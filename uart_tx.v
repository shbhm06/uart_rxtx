==> flow/design.v <==
`timescale 1ns / 1ps
module uart_tx #(
    parameter CLK_FREQ = 50000000, 
    parameter BAUD_RATE = 9600    
)(
    input wire clk,           
    input wire reset,         
    input wire [7:0] data_in, 
    input wire send_trigger,  
    output reg tx,            
    output reg ready       
);
    localparam BIT_PERIOD = CLK_FREQ / BAUD_RATE;
    localparam IDLE = 2'b00, START = 2'b01, DATA = 2'b10, STOP = 2'b11;
    reg [1:0] state = IDLE;
    reg [31:0] clk_count = 0;
    reg [2:0] bit_index = 0;
    reg [7:0] tx_buffer = 0;
    always @(posedge clk) begin
        if (reset) begin
            state <= IDLE;
            tx <= 1'b1;
            ready <= 1'b1;
            clk_count <= 0;
            bit_index <= 0;
        end else begin
            case (state)
                IDLE: begin
                    tx <= 1'b1;
                    ready <= 1'b1;
                    if (send_trigger) begin
                        tx_buffer <= data_in;
                        ready <= 0;
                        state <= START;
                        clk_count <= 0;
                    end
                end
                START: begin
                    tx <= 1'b0;
                    if (clk_count < BIT_PERIOD - 1)
                        clk_count <= clk_count + 1;
                    else begin
                        clk_count <= 0;
                        state <= DATA;
                    end
                end
                DATA: begin
                    tx <= tx_buffer[bit_index];
                    if (clk_count < BIT_PERIOD - 1)
                        clk_count <= clk_count + 1;
                    else begin
                        clk_count <= 0;
                        if (bit_index < 7)
                            bit_index <= bit_index + 1;
                        else begin
                            bit_index <= 0;
                            state <= STOP;
                        end
                    end
                end
                STOP: begin
                    tx <= 1'b1; 
                    if (clk_count < BIT_PERIOD - 1)
                        clk_count <= clk_count + 1;
                    else begin
                        state <= IDLE; 
                    end
                end
            endcase
        end
    end
endmodule
From RTL to reports: uart_tx
The steps from the RTL of uart_tx to its reports follow in flow order.
Lines are those of the file above, counted from 1.
Operators carry their Yosys type and port widths (W data, S select, Z words).
The mark - stands for no value.

design
  top = uart_tx
  clock = clk
  library = sky130hd
  corner = tt_025C_1v80

Elaborated design
Yosys after proc, flatten, opt, wreduce and memory -nomap, before mapping. Memory bits, and registers merged into a memory's read port (data or address), are not among the register bits. Print and check cells are not counted. Equal cells are merged and count once.

bit counts
  register bits after elaboration = 47
  input bits = 11
  output and inout port bits = 2
  cells after elaboration = 43

operators by class
  add/subtract/negate cells = 2
  order comparisons = 2
  equality and inequality tests = 9
  shift-type cells = 1
  mux-type cells = 13
  bitwise operators = 2
  reductions and logical operators = 8

operators with widths
  operator                 number
  $pmux W32 S3             1
  $mux W32                 3
  $add A32 B1 Y32 const B  1
  $lt A32 B13 Y1 const B   1
  $ne A2 B2 Y1 const B     6
  $mux W2                  5
  $shiftx A8 B3 Y1         1
  $pmux W2 S4              1
  $reduce_and A3 Y1        2
  $reduce_and A6 Y1        1
  $eq A2 B2 Y1 const B     2
  $reduce_or A2 Y1         2
  $reduce_bool A4 Y1       1
  $add A3 B1 Y3 const B    1
  $lt A3 B3 Y1 const B     1
  $pmux W1 S3              1
  $mux W3                  1
  $not A1 Y1               2
  $eq A2 B1 Y1 const B     1
  $logic_not A2 Y1         1
  $reduce_and A2 Y1        1
  $mux W1                  1

Logic depth
Longest topological path by Yosys (ltp), each cell counted once; first at word level (registers and memories cut), then after technology mapping (sequential cells cut; the memories' decode and read muxes count).

logic depth
  word-level depth = 4
  ABC_AREA = 1
  mapped depth = 14
  depth with buffers taken out = 14

Netlist
The flow's flattened synthesis, as Yosys stat reports it; memories are mapped. The netlist is that of the ABC_AREA named above (0 if unset); the other value can give another one.
Totals and module areas in this step are rounded.

synthesis totals
  cell count = 301
  mapped area = 2,300 um^2
  sequential area = 1,000 um^2
  flip-flop cells = 47
  buffer cells = 7

cells by type
  type                       number  area in all (um^2)
  sky130_fd_sc_hd__dfxtp_1   39      780.749
  sky130_fd_sc_hd__edfxtp_1  8       240.23
  sky130_fd_sc_hd__nand2_1   63      236.477
  sky130_fd_sc_hd__nor2_1    42      157.651
  sky130_fd_sc_hd__inv_1     38      142.637
  sky130_fd_sc_hd__nor2_2    13      81.328
  sky130_fd_sc_hd__nand3_1   16      80.077
  sky130_fd_sc_hd__ha_1      6       75.072
  sky130_fd_sc_hd__nand2_2   12      75.072
  sky130_fd_sc_hd__buf_12    3       60.058
  sky130_fd_sc_hd__o21ai_0   11      55.053
  sky130_fd_sc_hd__nor3_1    10      50.048
  sky130_fd_sc_hd__nand4_1   7       43.792
  sky130_fd_sc_hd__a21oi_1   8       40.038
  sky130_fd_sc_hd__nand2_4   3       33.782
  sky130_fd_sc_hd__nand2_8   1       20.019
  sky130_fd_sc_hd__nand3_2   2       20.019
  sky130_fd_sc_hd__a21oi_2   2       17.517

Not listed: further types 11, cells in them 17.

Worst setup path after synthesis
Source: OpenSTA report_checks on the synthesized netlist (no wires, ideal clock, input and output delay 20% of the period each), path of least setup slack; recovery checks are left aside. Register names are those of the netlist, which keeps one name where synthesis merged equal registers.

path after synthesis
  kind = input -> register
  from = in reset
  to = reg tx_buffer[0]
  period = 3.08 ns
  external input delay = 0.616 ns
  library setup time = 0.370 ns
  launch time at the first pin = 0.616 ns
  data arrival time = 1.458 ns
  required time = 2.710 ns
  path slack = 1.252 ns
  path delay = 1.212 ns
  stages = 3
  path buffers = 2
  period reached after synthesis = 1.828 ns

"path delay" = arrival - input delay + setup time.
"stages" counts driving pins, that of a launching flip-flop among them; a cell with two outputs on the path counts twice.
"period reached after synthesis" = period - worst setup slack (recovery checks aside). The figure is calculated, with input and output delays left at 20% of the set period.
The rows between start and end are the longest chain of elaborated cells between them; the timing report does not say that the signal goes this way. Where chains are equally long, one stands for them.
Each line given opens the expression or statement behind the cell; cells for indexed reads and writes are added by Yosys, which also makes memories of some case tables.

on the way, after synthesis
  cell sequence = sky130_fd_sc_hd__clkbuf_1 > sky130_fd_sc_hd__buf_1 > sky130_fd_sc_hd__nor2_1
  cells in the longest elaborated chain = 2
  elaborated cells on any way between the ends = 2
  source lines of those cells = 0
  classes of those cells = logic (1); reduce/logical (1)

RTL lines, path after synthesis
  item               RTL line  text
  start, declared    7         input wire reset,
  $not A1 Y1         -
  $reduce_and A3 Y1  -
  end, assigned      32        tx_buffer <= data_in;
  end, declared      18        reg [7:0] tx_buffer = 0;

Worst path after layout
From the final timing report of flow run A: the path of least setup slack in the routed layout; clock arrival at registers is part of the times.

path after layout
  kind = register -> register
  from = reg clk_count[0]
  to = reg clk_count[6]
  period = 2.51 ns
  library setup time = 0.10 ns
  launch time at the first pin = 0.29 ns
  data arrival time = 2.18 ns
  required time = 2.70 ns
  path slack = 0.52 ns
  stages = 14
  path buffers = 0

The rows between start and end are the longest chain of elaborated cells between them; the timing report does not say that the signal goes this way. Where chains are equally long, one stands for them.
A register here has more assigning lines than the two given.

on the way, after layout
  cell sequence = sky130_fd_sc_hd__dfxtp_1 > sky130_fd_sc_hd__ha_1 > sky130_fd_sc_hd__nand2_1 > sky130_fd_sc_hd__nand2_1 > sky130_fd_sc_hd__nand3_1 > sky130_fd_sc_hd__nand2_1 > sky130_fd_sc_hd__nand2_2 > sky130_fd_sc_hd__nand2_4 > sky130_fd_sc_hd__nand2_4 > sky130_fd_sc_hd__nand2_8 > sky130_fd_sc_hd__inv_8 > sky130_fd_sc_hd__nand2_4 > sky130_fd_sc_hd__nand2_2 > sky130_fd_sc_hd__nor2_1
  cells in the longest elaborated chain = 3
  elaborated cells on any way between the ends = 7
  classes of those cells = add/sub (1); compare (1); eq/ne (1); mux (3); reduce/logical (1)

RTL lines, path after layout
  item             RTL line  text
  start, declared  16        reg [31:0] clk_count = 0;
  start, assigned  41        clk_count <= clk_count + 1;
  start, assigned  50        clk_count <= clk_count + 1;
  $add A32 B1 Y32  64        clk_count <= clk_count + 1;
  $mux W32         63        if (clk_count < BIT_PERIOD - 1)
  $pmux W32 S3     27        case (state)
  end, assigned    41
  end, assigned    50
  end, declared    16

Stored flow runs of uart_tx (2 of them; Yosys, OpenROAD, sky130hd). They differ in their settings and are not a sequence. Constraints: input delay and output delay 20% of the set period each, output load 0.01 pF.
"reached clock period" means the clock period less the worst setup slack. The figure is calculated, with input and output delays left at 20% of the set period.
By "allowed time less slack (worst setup path)" is meant the share of the clock period that the worst setup path is allowed (20% is reserved at inputs, 20% at outputs), minus its slack. Clock arrival times at its registers enter into it.
Measured values are rounded.
Settings: -- = not set for that run.

item                                             flow run A            flow run B
period_ns                                        2.51                  2.16
CORE_UTILIZATION                                 63                    40
SETUP_SLACK_MARGIN                               -0.19                 -0.05
HOLD_SLACK_MARGIN                                0.29                  --
CORE_ASPECT_RATIO                                0.55                  --
CORE_MARGIN                                      5                     2
CELL_PAD_IN_SITES_DETAIL_PLACEMENT               0                     --
ABC_AREA                                         1                     --
CTS_CLUSTER_SIZE                                 62                    --
MIN_ROUTING_LAYER                                met1                  --
CAP_MARGIN                                       20                    20
SLEW_MARGIN                                      20                    20
area of the synthesized netlist (um^2)           2,300                 2,200
overall die area (um^2)                          5,100                 6,200
std-cell area (final layout) (um^2)              2,500                 2,800
post-route utilization (%)                       72                    51
lowest setup slack (ns)                          0.52                  0.026
setup total negative slack (ns)                  0.000                 0.000
post-route worst hold slack (ns)                 0.44                  0.47
reached clock period (ns)                        1.991                 2.134
allowed time less slack (worst setup path) (ns)  1.99                  2.13
type of the worst setup path                     register -> register  register -> register
