==> flow/design.v <==
`timescale 1ns / 1ps
module uart_rx #(
    parameter CLK_FREQ = 50000000,
    parameter BAUD_RATE = 9600
)(
    input wire clk,           
    input wire reset,         
    input wire rx,            
    output reg [7:0] data_out,
    output reg data_valid     
);
    localparam BIT_PERIOD = CLK_FREQ / BAUD_RATE;
    localparam IDLE = 2'b00, START = 2'b01, DATA = 2'b10, STOP = 2'b11;
    reg [1:0] state = IDLE;
    reg [31:0] clk_count = 0;
    reg [2:0] bit_index = 0;
    reg [7:0] rx_shift_reg = 0;
    always @(posedge clk) begin
        if (reset) begin
            state <= IDLE;
            data_valid <= 0;
            data_out <= 0;
            clk_count <= 0;
            bit_index <= 0;
        end else begin
            case (state)
                IDLE: begin
                    data_valid <= 0;
                    clk_count <= 0;
                    bit_index <= 0;
                    if (rx == 1'b0) begin 
                        state <= START;
                    end
                end
                START: begin
                    if (clk_count < (BIT_PERIOD / 2)) begin
                        clk_count <= clk_count + 1;
                    end else begin
                        if (rx == 1'b0) begin 
                            clk_count <= 0;
                            state <= DATA;
                        end else begin
                            state <= IDLE; 
                        end
                    end
                end
                DATA: begin
                    if (clk_count < BIT_PERIOD - 1) begin
                        clk_count <= clk_count + 1;
                    end else begin
                        clk_count <= 0;
                        rx_shift_reg[bit_index] <= rx;
                        if (bit_index < 7) begin
                            bit_index <= bit_index + 1;
                        end else begin
                            bit_index <= 0;
                            state <= STOP;
                        end
                    end
                end
                STOP: begin
                    if (clk_count < BIT_PERIOD - 1) begin
                        clk_count <= clk_count + 1;
                    end else begin
                        data_valid <= 1'b1;     
                        data_out <= rx_shift_reg;
                        state <= IDLE;
                    end
                end
            endcase
        end
    end
endmodule
# --- Step by step through the tools: uart_rx ---
# Tool output for the design above, in the order of the flow.
# Lines are those of the file above, counted from 1.
# Operators carry their Yosys type and port widths (W data, S select, Z words).
# Cell names lack the library's common part.
design:
  design: "uart_rx"
  clock: "clk"
  library: "sky130hd"
  corner: "tt_025C_1v80"

# --- Elaborated design ---
# Counts by Yosys on the flattened word-level netlist (proc, flatten, opt, wreduce; memories kept). Register bits leave out memories and registers merged into their read ports (data or address). Print and check cells are left out. Cells with the same type and inputs are merged into one.
word_totals:
  reg_bits: 54
  latch_bits: 0
  clocked_rd_ports_x_width: 0
  romBits: 0
  output_inout_bits: 9
  in_bits: 3
  ramBits: 0
  elab_cells: 60
  n_memories: 0
classes:
  n_mux: 19
  cmp: 3
  n_mul: 0
  addsub: 3
  n_shift: 2
  div: 0
  reduce_logical: 11
  n_eq: 10
  n_logic: 6
op_table:
  columns: ["op", "n"]
  rows:
  - ["$pmux W32 S4", 1]
  - ["$mux W32", 4]
  - ["$add A32 B1 Y32 const B", 1]
  - ["$lt A32 B12 Y1 const B", 1]
  - ["$lt A32 B13 Y1 const B", 1]
  - ["$mux W8", 2]
  - ["$ne A2 B2 Y1 const B", 6]
  - ["$mux W2", 6]
  - ["$shift A1 B4 Y8", 1]
  - ["$shift A1 B4 Y8 const A", 1]
  - ["$and A8 B8 Y8", 1]
  - ["$or A8 B8 Y8", 1]
  - ["$not A8 Y8", 1]
  - ["$pmux W2 S4", 1]
  - ["$reduce_and A2 Y1", 3]
  - ["$reduce_and A3 Y1", 2]
  - ["$reduce_and A6 Y1", 1]
  - ["$pmux W3 S2", 1]
  - ["$mux W3", 2]
  - ["$eq A2 B2 Y1 const B", 2]
  - ["$reduce_bool A2 Y1", 2]
  - ["$neg A3 Y4", 1]
  - ["$reduce_bool A4 Y1", 1]
  - ["$not A1 Y1", 3]
  - ["$add A3 B1 Y3 const B", 1]
  - ["$lt A3 B3 Y1 const B", 1]
  - ["$ne A3 B3 Y1 const B", 1]
  - ["$reduce_or A3 Y1", 1]
# Not listed: further kinds 4, cells in them 4.

# --- Depth ---
# Yosys ltp: most cells in a row. Word level: on the elaborated netlist, between registers, memories and ports. Mapped: between sequential cells and ports; inverters and the memories' decode and read muxes count.
depth:
  depth_word: 7
  ABC_AREA: 0
  ltp_mapped: 11
  depth_no_buf: 8

# --- Mapped cells and area ---
# The flow's flattened synthesis, as Yosys stat reports it; memories are mapped. The netlist is that of the ABC_AREA named above (0 if unset); the other value can give another one.
mapped:
  synth_area_um2: 2686.3
  stdcells: 311
  seqArea_um2: 1161.1
  flip_flops: 54
  buffers: 17
by_type:
  columns: ["cell_type", "n", "area_total_um2"]
  rows:
  - ["dfxtp_1", 46, 920.883]
  - ["edfxtp_1", 8, 240.23]
  - ["nor2_1", 39, 146.39]
  - ["xnor2_1", 14, 122.618]
  - ["a21oi_1", 22, 110.106]
  - ["nand3_1", 18, 90.086]
  - ["o21ai_0", 18, 90.086]
  - ["nand2_1", 22, 82.579]
  - ["mux2i_1", 8, 80.077]
  - ["nor3_2", 8, 80.077]
  - ["nand4_1", 9, 56.304]
  - ["ha_1", 4, 50.048]
  - ["inv_1", 12, 45.043]
  - ["a31oi_1", 7, 43.792]
  - ["and3_1", 7, 43.792]
  - ["nor4_1", 7, 43.792]
  - ["or3_1", 6, 37.536]
  - ["buf_2", 7, 35.034]
# Not listed: further types 30, cells in them 49.

# --- Timing after synthesis ---
# Path of least setup slack by OpenSTA after synthesis, without wires, with an ideal clock, recovery checks aside; 20% of the period is set as input and as output delay. Where synthesis merged equal registers, the netlist keeps one of their names.
synth_timing:
  path_type: "register to register"
  from: "reg clk_count[0]"
  to: "reg rx_shift_reg[0]"
  stages: 8
  required_time_ns: 2.245
  path_delay_ns: 2.434
  period_ns: 2.64
  t_first_pin_ns: 0.000
  arrival_time_ns: 2.039
  n_path_buf: 1
  setup_ns: 0.395
  path_slack_ns: 0.207
  period_less_setup_slack_ns: 2.433
# "path_delay_ns" = arrival - input delay + setup time.
# "stages": output pins that drive a net of the path, with the launching flip-flop's if there is one; two outputs of one cell count as two.
# "period_less_setup_slack_ns" = period - worst setup slack (recovery checks aside). The figure is calculated, with input and output delays left at 20% of the set period.
# The rows between start and end are the longest chain of elaborated cells between them; the timing report does not say that the signal goes this way. Where chains are equally long, one stands for them.
# A line is the first line of the expression or statement that the cell stems from. Yosys adds cells for indexed reads and writes and turns some case tables into memories.
# A register here has more assigning lines than the two given.
# Only ways into the end's enable, where the timed path ends, are counted here.
synth_via:
  cell_sequence: "dfxtp_1 > ha_1 > a21oi_1 > o21ai_0 > nand3_1 > and2_0 > buf_2 > nor4_1"
  elab_chain_len: 3
  cone_cells: 3
  cone_classes: "1 x compare; 1 x eq/ne; 1 x reduce/logical"
synth_lines:
  columns: ["item", "line", "rtl"]
  rows:
  - ["from (decl)", 15, "reg [31:0] clk_count = 0;"]
  - ["from (assign)", 37, "clk_count <= clk_count + 1;"]
  - ["from (assign)", 49, "clk_count <= clk_count + 1;"]
  - ["$lt A32 B13 Y1", 48, "if (clk_count < BIT_PERIOD - 1) begin"]
  - ["$ne A2 B2 Y1", null, null]
  - ["$reduce_and A3 Y1", null, null]
  - ["to (assign)", 52, "rx_shift_reg[bit_index] <= rx;"]
  - ["to (decl)", 17, "reg [7:0] rx_shift_reg = 0;"]

# --- Path in the finished layout ---
# From the final timing report of stored run 1: the path of least setup slack in the routed layout; clock arrival at registers is part of the times.
layout_timing:
  path_type: "register to register"
  from: "reg clk_count[22]"
  to: "reg clk_count[9]"
  t_first_pin_ns: 0.30
  required_time_ns: 2.30
  path_slack_ns: -0.06
  n_path_buf: 2
  arrival_time_ns: 2.36
  setup_ns: 0.07
  period_ns: 2.08
  stages: 10
# The rows between start and end are the longest chain of elaborated cells between them; the timing report does not say that the signal goes this way. Where chains are equally long, one stands for them.
# A register here has more assigning lines than the two given.
layout_via:
  cell_sequence: "dfxtp_1 > nor4_1 > nand3_1 > a211o_1 > buf_4 > a31oi_1 > a21oi_1 > or2_1 > buf_12 > a211oi_2"
  elab_chain_len: 3
  cone_cells: 9
  cone_classes: "2 x compare; 2 x eq/ne; 4 x mux; 1 x reduce/logical"
layout_lines:
  columns: ["item", "line", "rtl"]
  rows:
  - ["from (decl)", 15, "reg [31:0] clk_count = 0;"]
  - ["from (assign)", 37, "clk_count <= clk_count + 1;"]
  - ["from (assign)", 49, "clk_count <= clk_count + 1;"]
  - ["$lt A32 B13 Y1", 62, "if (clk_count < BIT_PERIOD - 1) begin"]
  - ["$mux W32", 62, null]
  - ["$pmux W32 S4", 26, "case (state)"]
  - ["to (assign)", 37, null]
  - ["to (assign)", 49, null]
  - ["to (decl)", 15, null]

# Design uart_rx on sky130hd. What follows are 2 stored runs of the flow, each under its own settings; their order means nothing. The constraints put input and output delay at 20% of the set period each and load the outputs with 0.01 pF.
# "period_less_ws_ns" means the clock period less the worst setup slack. The figure is calculated, with input and output delays left at 20% of the set period.
# "worst_path_ns" = time allowed to the worst setup path (clock period - input delay - output delay, where it has them) - its slack; a late launch clock adds to it, a late capture clock takes from it.
# "final_power_uw": no workload was simulated; the value follows from the tool's default switching activity.
runs:
  - name: "stored run 1"
    settings:
      period_ns: 2.08
      CORE_UTILIZATION: 48
      SETUP_SLACK_MARGIN: -0.19
      PLACE_DENSITY_LB_ADDON: 0.19
      CORE_MARGIN: 7
      CELL_PAD_IN_SITES_DETAIL_PLACEMENT: 0
      TNS_END_PERCENT: 50
      ABC_AREA: 0
      CTS_CLUSTER_DIAMETER: 111
      CAP_MARGIN: 0
      SLEW_MARGIN: 20
    results:
      worst_path_ns: 2.14
      critical_path_kind: "register to register"
      post_route_util_pct: 59.8
      final_hold_ws_ns: 0.473
      tns_setup_ns: -0.141
      fin_ws_ns: -0.056
      die_um2: 7887.2
      period_less_ws_ns: 2.136
      final_power_uw: 1934
      yosys.chip_area_um2: 2686.3
      final_stdcell_area_um2: 3254.4
  - name: "stored run 2"
    settings:
      period_ns: 2.19
      CORE_UTILIZATION: 58
      PLACE_DENSITY_LB_ADDON: 0.29
      HOLD_SLACK_MARGIN: 0.25
      GPL_TIMING_DRIVEN: 0
      CAP_MARGIN: 20
      CORE_MARGIN: 2
      SLEW_MARGIN: 20
    results:
      worst_path_ns: 2.28
      critical_path_kind: "register to register"
      post_route_util_pct: 72.6
      final_hold_ws_ns: 0.498
      tns_setup_ns: -0.201
      fin_ws_ns: -0.087
      die_um2: 5191.9
      period_less_ws_ns: 2.277
      final_power_uw: 1729
      yosys.chip_area_um2: 2686.3
      final_stdcell_area_um2: 3206.8
